==> flow/design.v <==
module bird (
        input clk,
        input [15:0] data_in,
        output logic [15:0] data_out,
        output logic [11:0] address,
        output memwt
        );
logic [11:0] pc,ir;  
logic [4:0] state;  
logic [15:0] regbank [7:0]; 
logic zeroflag;  
logic [15:0] result;  
localparam    FETCH=4'b0000,
        LDI=4'b0001, 
        LD=4'b0010,
        ST=4'b0011,
        JZ=4'b0100,
        JMP=4'b0101,
        ALU=4'b0111,
        PUSH=4'b1000,
        POP1=4'b1001,
        POP2=4'b1100,
        CALL=4'b1010,
        RET1=4'b1011,
        RET2=4'b1101;
logic zeroresult; 
always_ff @(posedge clk)
    case(state) 
        FETCH: 
            begin
                if ( data_in[15:12]==JZ)  
                    if (zeroflag)   
                        state <= JMP;
                    else
                        state <= FETCH;  
                else
                    state <= data_in[15:12];  
                ir<=data_in[11:0];  
                pc<=pc+1;  
            end
        LDI:
            begin
                regbank[ ir[2:0] ] <= data_in; 
                pc<=pc+1;  
                state <= FETCH;
            end
        LD:
            begin
                regbank[ir[2:0]] <= data_in;
                state <= FETCH;  
            end 
        ST:
            begin
                state <= FETCH;  
            end
        JMP:
            begin
                pc <= pc+ir;
                state <= FETCH;  
            end
        ALU:
            begin
                regbank[ir[2:0]]<=result;
                zeroflag<=zeroresult;
                state <= FETCH;
            end
        PUSH:
            begin
                 regbank[7]<=regbank[7]-1;
                 state <= FETCH;
            end
        POP1:
            begin
                regbank[7]<=regbank[7]+1;
                state <= POP2;
            end
        POP2:  
            begin
                regbank[ir[2:0]] <= data_in;
                state <= FETCH; 
            end
        CALL: 
            begin
                regbank[7]<=regbank[7]-1;
                pc<=pc+ir;
                state <= FETCH; 
            end
        RET1:
            begin
                regbank[7]<=regbank[7]+1;
                state <= RET2;
            end
        RET2:
            begin
                pc<=data_in[11:0];
                state <= FETCH; 
            end
    endcase
always_comb
    case (state)
        LD:    address=regbank[ir[5:3]][11:0];
        ST:    address=regbank[ir[5:3]][11:0];
        PUSH:    address=regbank[7][11:0];
        POP2:    address=regbank[7][11:0];
        CALL:    address=regbank[7][11:0];
        RET2:    address=regbank[7][11:0];
        default: address=pc;
    endcase
assign memwt=(state==ST)||(state==PUSH)||(state==CALL);
always_comb
    case (state)
        CALL: data_out = {4'b0,pc};
        default: data_out = regbank[ir[8:6]];
    endcase
always_comb  
    case (ir[11:9])
        3'h0: result = regbank[ir[8:6]]+regbank[ir[5:3]];  
        3'h1: result = regbank[ir[8:6]]-regbank[ir[5:3]];  
        3'h2: result = regbank[ir[8:6]]&regbank[ir[5:3]];  
        3'h3: result = regbank[ir[8:6]]|regbank[ir[5:3]];  
        3'h4: result = regbank[ir[8:6]]^regbank[ir[5:3]];  
		  3'h5: result = regbank[ir[8:6]] << regbank[ir[5:3]];
        3'h7: case (ir[8:6])
            3'h0: result = !regbank[ir[5:3]];
            3'h1: result = regbank[ir[5:3]];
            3'h2: result = regbank[ir[5:3]]+1;
            3'h3: result = regbank[ir[5:3]]-1;
            default: result=16'h0000;
             endcase
        default: result=16'h0000;
    endcase
assign zeroresult = ~|result;
initial 
begin
    state=FETCH;
    zeroflag=0;
    pc=0;
end
endmodule
Reports on bird
Tool output for the design above, in the order of the flow.
Lines are those of the file above, counted from 1.
Operators carry their Yosys type and port widths (W data, S select, Z words).
Cell names lack the library's common part.
The mark -- stands for no value.
Design
  top module: bird
  clock: clk
  library: sky130hd
  library corner: tt_025C_1v80

Elaborated design
Source: Yosys, flattened and elaborated, memories not mapped. Widths are those after wreduce. Print and check cells do not count.
Yosys's memory passes give these memory sizes; they may raise the number of words (mostly to a power of two), join words into wider ones and drop unused or constant bits.
Operators by class
  mux-type cells: 35
  equality and inequality tests: 24
  bitwise gates (word level): 9
  shifts and indexed selects: 1
  reductions and logical operators: 16
  add/sub/neg operators: 8
Operator list (count)
  $mux W16: 16
  $pmux W16 S7: 1
  $pmux W16 S4: 1
  $eq A5 B4 Y1 const B: 8
  $pmux W12 S3: 1
  $add A16 B1 Y16 const B: 2
  $sub A16 B1 Y16 const B: 2
  $reduce_or A16 Y1: 2
  $pmux W12 S2: 1
  $pmux W5 S4: 1
  $add A16 B16 Y16: 1
  $sub A16 B16 Y16: 1
  $and A16 B16 Y16: 1
  $or A16 B16 Y16: 1
  $xor A16 B16 Y16: 1
  $shl A16 B16 Y16: 1
  $logic_not A16 Y1: 1
  $eq A5 B2 Y1 const B: 3
  $add A12 B1 Y12 const B: 1
  $add A12 B12 Y12: 1
  $eq A3 B2 Y1 const B: 4
  $mux W3: 4
  $eq A5 B3 Y1 const B: 2
  $eq A3 B3 Y1 const B: 3
  $reduce_or A9 Y1: 1
  $mux W1: 9
  $or A1 B1 Y1: 6
  $reduce_or A2 Y1: 3
Other operator kinds: 11; their cells: 14.
Word-level totals
  memories kept: 1
  register bits: 30
  clocked read ports x word width: 32
  bits in writable memories: 128
  elaborated cells: 98
  bits of input ports: 17
Memories
  regbank: depth 8, width 16, rd ports 3, wr ports 1, line 10  | logic [15:0] regbank [7:0];

Depth
Yosys ltp: most cells in a row. Word level: on the elaborated netlist, between registers, memories and ports. Mapped: between sequential cells and ports; inverters and the memories' decode and read muxes count.
Depth
  depth after elaboration: 7
  ABC_AREA: 1
  depth in mapped cells: 30
  depth with buffers taken out: 26

Mapped cells and area
The flow's flattened synthesis, as Yosys stat reports it; memories are mapped. The netlist is that of the ABC_AREA named above (0 if unset); the other value can give another one.
The area totals of this step are shown rounded.
Cells by type
  edfxtp_1: count 157, total area 4.71E+03 um^2
  nand2_1: count 457, total area 1.72E+03 um^2
  ha_1: count 75, total area 938.4 um^2
  o21ai_0: count 182, total area 910.874 um^2
  inv_1: count 225, total area 844.56 um^2
  a21oi_1: count 141, total area 705.677 um^2
  nand3_1: count 133, total area 665.638 um^2
  nor2_1: count 148, total area 555.533 um^2
  xor2_1: count 39, total area 341.578 um^2
  o21ai_1: count 35, total area 175.168 um^2
  o221ai_1: count 17, total area 148.893 um^2
  o211ai_1: count 19, total area 142.637 um^2
  buf_2: count 28, total area 140.134 um^2
  nor3_1: count 27, total area 135.13 um^2
  nand4_1: count 20, total area 125.12 um^2
  a221oi_1: count 14, total area 122.618 um^2
  clkbuf_1: count 32, total area 120.115 um^2
  dfxtp_1: count 6, total area 120.115 um^2
Other cell types: 36; their cells: 127.
Synthesis totals
  chip area (Yosys): 13600 um^2
  flip-flops: 163
  buffers: 82
  cells in the netlist: 1882

Path before layout
OpenSTA on the mapped netlist: ideal clock, no wires. The path of least setup slack (recovery checks aside). Input and output delay are each 20% of the period. Register names are those of the netlist, which keeps one name where synthesis merged equal registers.
Path post-synthesis
  kind: register to register
  start: reg (name not given)
  end: mem regbank[0][12]
  arrival: 3.999 ns
  driving pins on the path: 28
  required time: 5.987 ns
  delay of the path: 4.302 ns
  library setup time: 0.303 ns
  launch time at the first pin: 0.000 ns
  setup slack: 1.988 ns
  path buffers: 5
  period: 6.29 ns
  synthesis period reached: 4.302 ns
"delay of the path" is the arrival time less input delay plus setup time.
"driving pins on the path" counts driving pins, that of a launching flip-flop among them; a cell with two outputs on the path counts twice.
"synthesis period reached" = period - worst setup slack (recovery checks aside). The figure is calculated, with input and output delays left at 20% of the set period.
On the way, post-synthesis
  cell sequence: dfxtp_1 -> buf_6 -> buf_6 -> buf_6 -> buf_6 -> nand2_1 -> o211ai_2 -> nand3_1 -> nand2_4 -> buf_2 -> ha_1 -> or2_2 -> xnor2_1 -> ha_1 -> inv_1 -> nor2_1 -> o21ai_0 -> nand2_1 -> a21boi_0 -> o21ai_0 -> a21boi_0 -> o21ai_0 -> o21ai_0 -> a21oi_1 -> nor2_1 -> nand2_1 -> o21ai_1 -> nand3_1
Ends and longest elaborated chain, post-synthesis
  end, declared: line 10  | logic [15:0] regbank [7:0];
Chain of elaborated cells between the ends: none given.

Worst path after layout
Path of least setup slack in the final report of run 1 (OpenROAD, finished layout, wires in). Where an end is a register, its clock arrival counts in the times.
Path after layout
  kind: register to register
  start: reg (name not given)
  end: mem regbank[6][12]
  period: 5.69 ns
  setup slack: 0.82 ns
  required time: 5.79 ns
  library setup time: 0.35 ns
  path buffers: 1
  driving pins on the path: 22
  arrival: 4.97 ns
  launch time at the first pin: 0.44 ns
On the way, after layout
  cell sequence: dfxtp_2 -> buf_4 -> a21oi_1 -> o21ai_1 -> o21ai_1 -> o21ai_2 -> nand2_1 -> nor2_2 -> nor2_1 -> xor2_1 -> ha_1 -> a21oi_1 -> a21boi_0 -> o21ai_0 -> a21boi_0 -> o21ai_0 -> o21ai_0 -> a21oi_1 -> nor2_1 -> nand2_1 -> o21ai_1 -> nand3_1
Ends and longest elaborated chain, after layout
  end, declared: line 10  | logic [15:0] regbank [7:0];
Chain of elaborated cells between the ends: none given.

Hand-over note for bird

Design bird on sky130hd. What follows are 2 stored runs of the flow, each under its own settings; their order means nothing. The constraints put input and output delay at 20% of the set period each and load the outputs with 0.01 pF.
"achieved clock period": clock period set for the run, less the worst setup slack. It is reckoned from that one timing run; input and output delays stay at 20% of the period that was set.
"worst setup path time" = time allowed to the worst setup path (clock period - input delay - output delay, where it has them) - its slack; a late launch clock adds to it, a late capture clock takes from it.
The results are shown rounded.
[run 1] settings: period_ns=5.69, CORE_UTILIZATION=37, SETUP_SLACK_MARGIN=0.38, PLACE_DENSITY=0.52, HOLD_SLACK_MARGIN=-0.02, CELL_PAD_IN_SITES_GLOBAL_PLACEMENT=2, ABC_AREA=1, GPL_TIMING_DRIVEN=1, GPL_ROUTABILITY_DRIVEN=1, CAP_MARGIN=10, SLEW_MARGIN=40, MAX_ROUTING_LAYER=met5, CORE_MARGIN=2
[run 1] result: chip area after synthesis (Yosys) 13600 um^2, die area 38400 um^2, standard-cell area of the final layout 15400 um^2, utilization 0.422, worst setup slack after layout 0.816 ns, total negative slack 0.000 ns, worst hold slack 0.633 ns, achieved clock period 4.874 ns, worst setup path time 4.87 ns, worst setup path kind register to register
[run 2] settings: period_ns=5.91, CORE_UTILIZATION=19, CAP_MARGIN=20, CORE_MARGIN=2, SLEW_MARGIN=20
[run 2] result: chip area after synthesis (Yosys) 12800 um^2, die area 69700 um^2, standard-cell area of the final layout 15300 um^2, utilization 0.228, worst setup slack after layout 0.458 ns, total negative slack 0.000 ns, worst hold slack 0.540 ns, achieved clock period 5.452 ns, worst setup path time 5.45 ns, worst setup path kind register to register

End of note.
